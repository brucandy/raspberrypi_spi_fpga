==> flow/design.v <==
module SPI_led(
    input wire i_clk,
    input wire i_rst,
    input wire i_sck,
    input wire i_mosi,
    input wire i_cs,
    output wire o_led1,
    output wire o_led2,
    output wire o_led3    
);
    reg [7:0] r_data [0:5];
    reg r_led1 = 0;
    reg r_led2 = 0;
    reg r_led3 = 0;
    wire [7:0] w_data;
    wire       w_done;
    initial begin
        r_data[0] = 8'b00000001;
        r_data[1] = 8'b11110001;
        r_data[2] = 8'b00000010;
        r_data[3] = 8'b11110010;
        r_data[4] = 8'b00000011;
        r_data[5] = 8'b11110011;
    end
    SPI_slave SPI_slave(
        .i_clk  (i_clk  ),
        .i_rst  (i_rst  ),
        .i_sck  (i_sck  ),
        .i_mosi (i_mosi ),
        .i_cs   (i_cs   ),
        .o_data (w_data ),
        .o_done (w_done )
    );
    assign o_led1 = r_led1;
    assign o_led2 = r_led2;
    assign o_led3 = r_led3;
    always @(posedge i_clk or posedge i_rst) begin
        if (i_rst) begin
            r_led1 <= 0;
            r_led2 <= 0;
            r_led3 <= 0;
        end
        else begin
            if (w_data == r_data[0]) begin
                r_led1 <= 1;
            end else if (w_data == r_data[1]) begin
                r_led1 <= 0;
            end else if (w_data == r_data[2]) begin
                r_led2 <= 1; 
            end else if (w_data == r_data[3]) begin
                r_led2 <= 0; 
            end else if (w_data == r_data[4]) begin
                r_led3 <= 1; 
            end else if (w_data == r_data[5]) begin
                r_led3 <= 0; 
            end
        end
    end
endmodule
module SPI_slave(
    input  wire       i_clk,
    input  wire       i_rst,
    input  wire       i_sck,
    input  wire       i_mosi,
    input  wire       i_cs,
    output wire [7:0] o_data,
    output wire       o_done
);
    reg [3:0] r_sck;
    reg [3:0] r_cs;
    reg [7:0] r_data;
    reg r_doing = 0;
    wire w_sck;
    wire w_cs_down;
    wire w_done;
    assign w_sck = (r_sck[3] == 0 && r_sck[2] == 1) ? 1 : 0;
    assign w_cs_down = (r_cs[3] == 1 && r_cs[2] == 0) ? 1 : 0;
    assign w_done = (r_cs[3] == 0 && r_cs[2] == 1) ? 1:0;
    assign o_data = w_done ? r_data : 8'b00000000;
    assign o_done = w_done;
    always @(posedge i_clk or posedge i_rst) begin
        if (i_rst) begin
            r_sck <= 0;
            r_cs <= 4'b1111;
            r_data <= 0;
            r_doing <= 0; 
        end
        else begin
            r_sck <= {r_sck[2:0], i_sck};
            r_cs <= {r_cs[2:0], i_cs};
            if (w_cs_down) begin
                r_doing <= 1;
            end else if (w_done) begin
                r_doing <= 0;
            end
            if (r_doing) begin
                if (w_sck) begin
                    r_data <= {r_data[6:0], i_mosi};
                end
            end
            if (w_done) begin
                r_data <= 0;
            end
        end
    end
endmodule
module SPI_top (
    input wire i_clk,
    input wire i_rst,
    input wire i_sck,
    input wire i_mosi,
    input wire i_cs,
    output wire o_led1,
    output wire o_led2,
    output wire o_led3  
);
    wire w_rst;
    wire w_led1;
    wire w_led2;
    wire w_led3;
    assign w_rst  = ~ i_rst;
    assign o_led1 = ~ w_led1;
    assign o_led2 = ~ w_led2;
    assign o_led3 = ~ w_led3;
    SPI_led spi_led (
        .i_clk  (i_clk ),
        .i_rst  (w_rst ),
        .i_sck  (i_sck ),
        .i_mosi (i_mosi),
        .i_cs   (i_cs  ),
        .o_led1 (w_led1),
        .o_led2 (w_led2),
        .o_led3 (w_led3) 
    );
endmodule
Tool chain data of SPI_top
What the tools print for SPI_top, step after step.
Lines are those of the file above, counted from 1.
Cell names lack the library's common part.
The mark n/a stands for no value.

design
  top = SPI_top
  clock input = i_clk
  cell library = sky130hd
  library corner = tt_025C_1v80

Elaborated design
Yosys after proc, flatten, opt, wreduce and memory -nomap, before mapping. Memory bits, and registers merged into a memory's read port (data or address), are not among the register bits. Print and check cells are not counted. Equal cells are merged and count once.
Memory sizes are those after Yosys's memory passes, which may raise the word count (mostly to a power of two), join words into wider ones and drop unused or constant bits.

operators by class
  eq/ne operators = 6
  mux-type cells = 15
  bitwise gates (word level) = 10
  reduce/logical cells = 12

operators with widths
  operator             number
  8-bit == test        6
  8-bit 2-to-1 mux     4
  2-bit nonzero test   6
  1-bit 2-to-1 mux     11
  1-bit inverter       10
  5-bit AND reduction  1
  1-bit logical AND    3
  3-bit AND reduction  1
  2-bit AND reduction  1

word-level totals
  register bits = 20
  memory bits (read-only) = 48
  memories = 1
  bits of input ports = 5
  output and inout bits = 3
  word-level cells = 51

memories
  memory          words  bits a word  rd ports  wr ports  line  RTL
  spi_led.r_data  1      48           1         0         11    reg [7:0] r_data [0:5];

Logic depth
Yosys ltp: most cells in a row. Word level: on the elaborated netlist, between registers, memories and ports. Mapped: between sequential cells and ports; inverters and the memories' decode and read muxes count.

logic depth
  depth in word-level cells = 7
  ABC_AREA = 0
  depth in mapped cells = 5
  depth with buffers taken out = 5

Netlist
Yosys stat after the flow's synthesis: flattened, memories mapped to cells. It holds for the ABC_AREA given above (unset counts as 0); a run with the other value may have another netlist.
Totals and module areas in this step are rounded.

cell types
  type       number  total area (µm²)
  dfrtp_1    16      400.384
  dfstp_2    4       105.101
  mux2i_1    8       80.077
  nor2_1     8       30.029
  ha_1       2       25.024
  inv_1      6       22.522
  nand3b_1   2       15.014
  and4bb_1   1       12.512
  nand4_1    2       12.512
  mux2_2     1       11.261
  a21o_2     1       8.758
  a31o_2     1       8.758
  o221ai_1   1       8.758
  o2bb2ai_1  1       8.758
  or3b_1     1       8.758
  nand2_1    2       7.507
  o211ai_1   1       7.507
  nor4_1     1       6.256

Other cell types: 3; their cells: 3.

synthesis totals
  cells in the netlist = 62
  synthesis area = 793 µm²
  sequential part of the area = 505 µm²
  flip-flop cells = 20
  buffer cells = 2

By module: a second synthesis without flattening, with its own total; a netlist apart from the flattened one above.

second synthesis, totals
  cells (unflattened synthesis) = 86
  area total of the unflattened synthesis = 943 µm²

Rows give one instance, submodules left out.

modules
  module     times used  cells  area (µm²)  seq. area (µm²)
  SPI_slave  1           61     744         430
  SPI_led    1           21     184         75.1
  SPI_top    1           4      15.0        0.0

Worst setup path after synthesis
Source: OpenSTA report_checks on the synthesized netlist (no wires, ideal clock, input and output delay 20% of the period each), path of least setup slack; recovery checks are left aside. Register names are those of the netlist, which keeps one name where synthesis merged equal registers.

path after synthesis
  kind = reg2reg
  start = register spi_led.SPI_slave.r_cs[2]
  end = register spi_led.r_led3
  period = 2.92 ns
  library setup time = 0.121 ns
  launch time at the first pin = 0.000 ns
  arrival time = 1.380 ns
  data required time = 2.799 ns
  path slack = 1.419 ns
  delay of the path = 1.501 ns
  stages on the path = 5
  buffers on the path = 0
  synthesis period reached = 1.501 ns

"delay of the path" = arrival - input delay + setup time.
"stages on the path" counts driving pins, that of a launching flip-flop among them; a cell with two outputs on the path counts twice.
"synthesis period reached" = period - worst setup slack (recovery checks aside). The figure is calculated, with input and output delays left at 20% of the set period.
The rows between start and end are the longest chain of elaborated cells between them; the timing report does not say that the signal goes this way. Where chains are equally long, one stands for them.
A line is the first line of the expression or statement that the cell stems from. Yosys adds cells for indexed reads and writes and turns some case tables into memories.
At most two assigning lines are given for a register; there are more.

on the way, after synthesis
  cells stage by stage = dfstp_2 > ha_1 > and4bb_1 > or3b_1 > o2bb2ai_1
  cells in the longest elaborated chain = 6
  elaborated cells between the ends (all ways) = 17
  source lines of those cells = 8
  classes of those cells = eq/ne (6); mux (4); logic (4); reduce/logical (3)

RTL lines, path after synthesis
  what               line  RTL
  start, declared    70    reg [3:0] r_cs;
  start, assigned    84    r_cs <= 4'b1111;
  start, assigned    90    r_cs <= {r_cs[2:0], i_cs};
  1-bit logical AND  78    assign w_done = (r_cs[3] == 0 && r_cs[2] == 1) ? 1:0;
  1-bit 2-to-1 mux   78
  8-bit 2-to-1 mux   79    assign o_data = w_done ? r_data : 8'b00000000;
  8-bit == test      54    end else if (w_data == r_data[5]) begin
  1-bit 2-to-1 mux   54
  1-bit 2-to-1 mux   52    end else if (w_data == r_data[4]) begin
  end, assigned      53    r_led3 <= 1;
  end, assigned      55    r_led3 <= 0;
  end, declared      14    reg r_led3 = 0;

Appendix: runs

Settings of 2 stored flow runs for module SPI_top (sky130hd), not sorted in any way. The constraints put input and output delay at 20% of the set period each and load the outputs with 0.01 pF.
Among the settings, . means not set for that run.

setting or result                   run 1  run 2
period_ns                           1.2    3.13
CORE_UTILIZATION                    64     70
PLACE_DENSITY                       0.62   .
TNS_END_PERCENT                     60     5
CTS_CLUSTER_SIZE                    100    .
CTS_CLUSTER_DIAMETER                160    .
SLEW_MARGIN                         35     20
MIN_ROUTING_LAYER                   met1   .
MAX_ROUTING_LAYER                   met5   .
CAP_MARGIN                          20     20
CORE_MARGIN                         2      7
PLACE_DENSITY_LB_ADDON              .      0.03
CELL_PAD_IN_SITES_GLOBAL_PLACEMENT  .      3

Run 1: unfinished; error DPL-0033 in routing
Run 2: unfinished; error FLW-0024 in placement
